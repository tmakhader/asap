==> flow/design.v <==
module access_controller #
(
  parameter KH_S = 64,
  parameter DT_S = 3,
  parameter ACR_S = 8
)
(
  input  wire [0:0] clk,
  input  wire [0:0] rst,
  input  wire [KH_S-1:0] key_hash,
  input  wire [0:0] key_en,
  input  wire [DT_S-1:0] req_type,
  input  wire [DT_S*ACR_S-1:0] access_reg,
  output wire access_en
);
  localparam IND_S      = $clog2(ACR_S);
  localparam DEHASH_KEY = 32'hDEADBEEF;
  localparam FH_S       = 32;
  reg  [IND_S-1:0]   key_index;
  reg  [IND_S-1:0]   key_index_next;
  wire [KH_S-1:0]    xored_key_hash;
  assign xored_key_hash = key_hash[KH_S-1:FH_S] ^ key_hash[FH_S-1:0] ^ DEHASH_KEY;
  always @(*) begin
    if( rst ) begin
          key_index_next = 3'd0;
    end else if(key_en) begin
         case(xored_key_hash)
               32'hABCD_ABCD : key_index_next = 3'd3;
               32'hBCDA_BCDA : key_index_next = 3'd4;
               default       : key_index_next = 3'd0;
      endcase
    end else begin
      key_index_next = key_index;
    end
  end
  always @(posedge clk) begin
       key_index <= key_index_next;
  end
  assign access_en = access_reg[req_type * ACR_S + key_index];
endmodule
module software_adaptor #
(
  parameter PKT_S      = 32,
  parameter D_S        = 128,
  parameter KH_S       = 64,
  parameter DT_S       = 3
)
(
  input  wire [0:0]       clk,
  input  wire [0:0]       rst,
  input  wire [PKT_S-1:0] data_in,
  input  wire [0:0]       req_valid,
  input  wire [0:0]       rd_ready,
  output reg  [PKT_S-1:0] data_out,
  output reg  [0:0]       rsp_valid,
  input  wire [D_S-1:0]   priv_data,
  output reg  [KH_S-1:0]  key_hash,
  output reg  [DT_S-1:0]  req_type,
  output reg  [0:0]       key_en
);
  localparam FH_S = 32;
  reg [1:0]             req_state;
  reg [1:0]             req_state_next;
  reg [1:0]             rsp_state;
  reg [1:0]             rsp_state_next;
  reg [KH_S-1:0]        key_hash_next;
  reg [2:0]             req_type_next;
  reg                   key_en_next;
  reg                   req_received;
  reg                   rsp_pending;
  wire                  rsp_pending_next;
  reg                   rsp_sent;
  always @(*) begin
      if( rst ) begin
           req_state_next = 2'b00;
      end else if( req_valid ) begin
      case(req_state)
           2'b00    : req_state_next = 2'b01;
           2'b01    : req_state_next = 2'b10;
           2'b10    : req_state_next = 2'b11;
           2'b11    : req_state_next = 2'b00;
           default  : req_state_next = 2'b00;
      endcase
    end else begin
      req_state_next = req_state;
    end
  end
  always @(*) begin
    if( rst ) begin
          rsp_state_next = 2'b00;
    end else if( rd_ready & rsp_pending ) begin
      case(rsp_state)
           2'b00   :   rsp_state_next   = 2'b01;
           2'b01   :   rsp_state_next   = 2'b10;
           2'b10   :   rsp_state_next   = 2'b11;
           2'b11   :   rsp_state_next   = 2'b00;
           default :   rsp_state_next = 2'b00;
      endcase
    end else begin
      rsp_state_next = rsp_state;
    end
  end
  always @(*) begin
    if( rst ) begin
          key_hash_next = { KH_S{ 1'b0 } };
          key_en_next = 1'b0;
          req_type_next = { DT_S{ 1'b0 } };
          req_received = 1'b0;
    end else begin
          case(req_state)
            2'b01: begin
                  key_hash_next   = key_hash;
                  key_en_next     = 1'b0;
                  req_type_next   = data_in[2:0];
                  req_received    = 1'b0;
            end
            2'b10: begin
                  key_hash_next   = { data_in, key_hash[FH_S-1:0] };
                  key_en_next     = 1'b0;
                  req_type_next   = req_type;
                  req_received    = 1'b0;
            end
            2'b11: begin
                  key_hash_next   = { key_hash[KH_S-1:FH_S], data_in };
                  key_en_next     = 1'b1;
                  req_type_next   = req_type;
                  req_received    = 1'b1;
            end
            default: begin
                  key_hash_next   = key_hash;
                  key_en_next     = 1'b0;
                  req_type_next   = req_type;
                  req_received    = 1'b0;
            end
            endcase
      end
   end
  assign rsp_pending_next = (rst)? 1'b0 : rsp_pending & ~rsp_sent | req_received;
  always @(*) begin
    if( rst ) begin
         rsp_valid = 1'b0;
         data_out = 32'd0;
         rsp_sent = 1'b0;
    end else begin
         case({ rd_ready, rsp_pending, rsp_state })
           4'b1_1_00: begin
                    rsp_valid = 1'b1;
                    data_out  = priv_data[31:0];
                    rsp_sent  = 1'b0;
           end
          4'b1_1_01: begin
                    rsp_valid = 1'b1;
                    data_out  = priv_data[63:32];
                    rsp_sent  = 1'b0;
           end
          4'b1_1_10: begin
                   rsp_valid = 1'b1;
                   data_out  = priv_data[95:64];
                   rsp_sent  = 1'b0;
           end
          4'b1_1_11: begin
                   rsp_valid = 1'b1;
                   data_out  = priv_data[127:96];
                   rsp_sent  = 1'b1;
           end
          default:  begin
                   rsp_valid = 1'b0;
                   data_out = 32'd0;
                   rsp_sent = 1'b0;
           end
        endcase
     end
  end
  always @(posedge clk) begin
    req_state    <= req_state_next;
    rsp_state    <= rsp_state_next;
    rsp_pending  <= rsp_pending_next;
    req_type     <= req_type_next;
    key_hash     <= key_hash_next;
    key_en       <= key_en_next;
  end
endmodule
module target_agent #
(
  parameter D_S = 128
)
(
  input  wire [0:0]     access_en,
  output wire [D_S-1:0] priv_data
);
  localparam PRIV_DATA = 128'hABCD_ABCD_DABC_ABCD_ABCD_DABC_DABC_DABC;
  assign priv_data = (access_en)? PRIV_DATA : 128'd0;
endmodule
module top #
(
  parameter PKT_S   = 32,
  parameter D_S     = 128,
  parameter KH_S    = 64,
  parameter DT_S    = 3,
  parameter ACR_S   = 8
)
(
  input  wire                  clk,
  input  wire                  rst,
  input  wire  [PKT_S-1:0]     data_in,
  input  wire                  req_valid,
  input  wire  [0:0]           rd_ready,
  output wire  [PKT_S-1:0]     data_out,
  output wire                  rsp_valid,
  input  wire [DT_S*ACR_S-1:0] access_reg
);
  localparam FH_S = 32;
  wire [KH_S-1:0] key_hash;
  wire [DT_S-1:0] req_type;
  wire [D_S-1:0]  priv_data;
  wire            key_en;
  wire            access_en;
  software_adaptor #(
       .PKT_S                   ( PKT_S ),
       .D_S                     ( D_S   ),
       .KH_S                    ( KH_S  ),
       .DT_S                    ( DT_S  )
  )  adaptor  (
       .clk                     ( clk       ),
       .rst                     ( rst       ),
       .data_in                 ( data_in   ),
       .req_valid               ( req_valid ),
       .rd_ready                ( rd_ready  ),
       .data_out                ( data_out  ),
       .rsp_valid               ( rsp_valid ),
       .priv_data               ( priv_data ),
       .key_hash                ( key_hash  ),
       .req_type                ( req_type  ),
       .key_en                  ( key_en    )
  );
  access_controller #(
       .DT_S                    ( DT_S  ),
       .KH_S                    ( KH_S  ),
       .ACR_S                   ( ACR_S )
  ) controller (
       .clk                     ( clk        ),
       .rst                     ( rst        ),
       .key_en                  ( key_en     ),
       .key_hash                ( key_hash   ),
       .req_type                ( req_type   ),
       .access_reg              ( access_reg ),
       .access_en               ( access_en  )
  );
  target_agent #(
       .D_S                     ( D_S )
  ) agent (
       .access_en               ( access_en ),
       .priv_data               ( priv_data )
  );
endmodule
# Step by step through the tools: top
# Tool output for the design above, in the order of the flow.
# Lines are those of the file above, counted from 1.
# Operators: Yosys type, input widths -> output width; for muxes data width and select width s.
# Cell names lack the library's common part.
# Not given: --
# setup
top	top
clk_port	clk
cell_library	sky130hd
corner	tt_025C_1v80

# Word-level counts
# Counts by Yosys on the flattened word-level netlist (proc, flatten, opt, wreduce; memories kept). Register bits leave out memories and registers merged into their read ports (data or address). Print and check cells are left out. Cells with the same type and inputs are merged into one.
# word_totals
ramBits	0
out_inout_bits	33
ff_bits	76
romBits	0
clocked_rd_ports_x_width	0
latchBits	0
input_bits	60
elab_cells	48
n_memories	0
# classes
compare	0
div_mod_pow	0
n_eq	12
reduce_and_logical	5
shift	1
bitwise	8
n_mul	0
mux	13
addsub	1
# op_table
operator	n
$eq 64x32->1 const B	2
$pmux 64 s2	1
$pmux 32 s4	1
$mux 128	1
$shiftx 24x32->1	1
$xor 32x32->32	1
$mux 32	1
$not 24->24	1
$eq 4x4->1 const B	4
$pmux 2 s4	2
$eq 2x2->1 const B	4
$add 6x3->7	1
$pmux 3 s2	1
$mux 1	6
$eq 2x1->1 const B	2
$logic_not 2->1	2
$reduce_and 2->1	2
$reduce_or 4->1	1
$not 1->1	3
$and 1x1->1	2
$or 1x1->1	1

# Depth
# Depth = most cells in a row (Yosys ltp): at word level without a register or memory, in the mapped netlist without a sequential cell, where the memories' decode and read muxes count.
# logic_depth
word_depth	6
abc_area	0
mapped_depth	6

# After synthesis
# Source: synth_stat.txt of the flow (Yosys; design flattened, memories mapped). It holds for the ABC_AREA given above (unset counts as 0); a run with the other value may have another netlist.
# by_type
type	n	area_total_um2
dfxtp_1	77	1.54E+03
nand2_1	134	502.982
a21oi_1	67	335.322
buf_4	27	202.694
xor2_1	20	175.168
xnor2_1	12	105.101
clkbuf_1	22	82.579
mux4_1	3	78.826
nor2_1	21	78.826
mux2i_1	7	70.067
nor4_1	11	68.816
ha_1	4	50.048
nand4_1	6	37.536
nor2b_1	4	25.024
nand2b_1	3	18.768
buf_1	3	11.261
nand4bb_1	1	11.261
or4_4	1	11.261
# Not listed: further types 10, cells in them 13.
# synth_totals
cells	436
buf_cells	52
synth_area_um2	3485.8
ffs	77
# The figures by module come from a second, unflattened synthesis with its own total; it is not the netlist above.
# unflattened
cells_unflattened	645
area_unflattened_um2	5087.4
# Each row is one instance without its submodules.
# modules
mod	n_cells	instances	area_um2
software_adaptor	445	1	3530.9
(no name shown) (D_S=128)	129	1	964.7
access_controller	71	1	591.8
top	0	1	0.0

# Worst setup path after synthesis
# Source: OpenSTA report_checks on the synthesized netlist (no wires, ideal clock, input and output delay 20% of the period each), path of least setup slack; recovery checks are left aside. Register names are those of the netlist, which keeps one name where synthesis merged equal registers.
# synth_timing
path_type	input -> output
start	input rst
end	output data_out[11]
out_delay_ns	0.558
clock_period_ns	2.79
path_delay_ns	1.761
n_path_buf	2
driving_pins	4
arrival_time_ns	2.319
required_time_ns	2.232
setup_slack_ns	-0.087
launch_ns	0.558
period_less_setup_slack_ns	2.877
# "path_delay_ns" = arrival - input delay + setup time.
# A path that ends at an output port has no setup time.
# "driving_pins" counts driving pins, that of a launching flip-flop among them; a cell with two outputs on the path counts twice.
# "period_less_setup_slack_ns" = period - worst setup slack (recovery checks aside). The figure is calculated, with input and output delays left at 20% of the set period.
# Between the ends stands the longest chain of elaborated cells between them, by number of cells; it is not shown to be the way that was timed. Of several equally long chains one is given.
# Each line given opens the expression or statement behind the cell; cells for indexed reads and writes are added by Yosys, which also makes memories of some case tables.
# synth_between
cell_sequence	clkbuf_1 > a211oi_1 > nor3b_1 > buf_4
elab_chain_len	1
cells_between	1
cone_lines	1
# synth_lines
element	line	rtl
from (decl)	204	input  wire                  rst,
$mux 32	140	if( rst ) begin
to (decl)	208	output wire  [PKT_S-1:0]     data_out,
# Nets of the timed path that keep an RTL name, with a line that drives or declares them; the list need not be complete.
# synth_named_nets
net	line
rsp_valid	140
data_out[2]	140

# Worst path after layout
# From the final timing report of flow run 1: the path of least setup slack in the routed layout; clock arrival at registers is part of the times.
# layout_timing
path_type	input -> output
start	input access_reg[19]
end	output data_out[12]
driving_pins	7
launch_ns	1.13
arrival_time_ns	3.56
n_path_buf	2
clock_period_ns	5.64
out_delay_ns	1.13
setup_slack_ns	0.95
required_time_ns	4.51
# Between the ends stands the longest chain of elaborated cells between them, by number of cells; it is not shown to be the way that was timed. Of several equally long chains one is given.
# layout_between
cell_sequence	clkdlybuf4s50_1 > mux4_1 > mux2i_1 > o21a_1 > or4_4 > nor2_1 > clkdlybuf4s50_1
elab_chain_len	4
cells_between	4
cone_lines	4
# layout_lines
element	line	rtl
from (decl)	210	input  wire [DT_S*ACR_S-1:0] access_reg
$shiftx 24x32->1	39	assign access_en = access_reg[req_type * ACR_S + key_index];
$mux 128	192	assign priv_data = (access_en)? PRIV_DATA : 128'd0;
$pmux 32 s4	145	case({ rd_ready, rsp_pending, rsp_state })
$mux 32	140	if( rst ) begin
to (decl)	208	output wire  [PKT_S-1:0]     data_out,

# Design top on sky130hd. What follows are 2 stored runs of the flow, each under its own settings; their order means nothing. The constraints put input and output delay at 20% of the set period each and load the outputs with 0.01 pF.
# "achievedPeriod_ns" = clock period - worst setup slack. The figure is calculated, with input and output delays left at 20% of the set period.
# "worst_path_ns" = time allowed to the worst setup path (clock period - input delay - output delay, where it has them) - its slack; a late launch clock adds to it, a late capture clock takes from it.
# By "final_power_uw" is meant OpenSTA's value without simulated activity: inputs other than the clock are taken to toggle once in ten clock periods, and the tool carries that through the logic.
# A setting shown as - is not set for that run.
stored run	period_ns	CORE_UTILIZATION	SETUP_SLACK_MARGIN	PLACE_DENSITY_LB_ADDON	CORE_ASPECT_RATIO	TNS_END_PERCENT	CTS_CLUSTER_SIZE	CTS_CLUSTER_DIAMETER	MAX_ROUTING_LAYER	CAP_MARGIN	CORE_MARGIN	SLEW_MARGIN	worst_path_ns	timing.worst_path_kind	timing.hold.ws_ns	post_route_stdcell_area_um2	synth_area_um2	achievedPeriod_ns	post_route_util_frac	die_footprint_um2	tns_ns	final_setup_ws_ns	final_power_uw
flow run 1	5.64	51	-0.55	0.19	0.52	45	86	385	met4	20	2	20	2.43	input -> output	0.464	4398.0	3485.8	4.687	0.675	7547.9	0.000	0.953	1203
flow run 2	2.61	40	-	-	-	-	-	-	-	20	2	20	2.24	register -> output	0.468	4401.7	3485.8	2.762	0.512	9477.0	-2.159	-0.152	2535
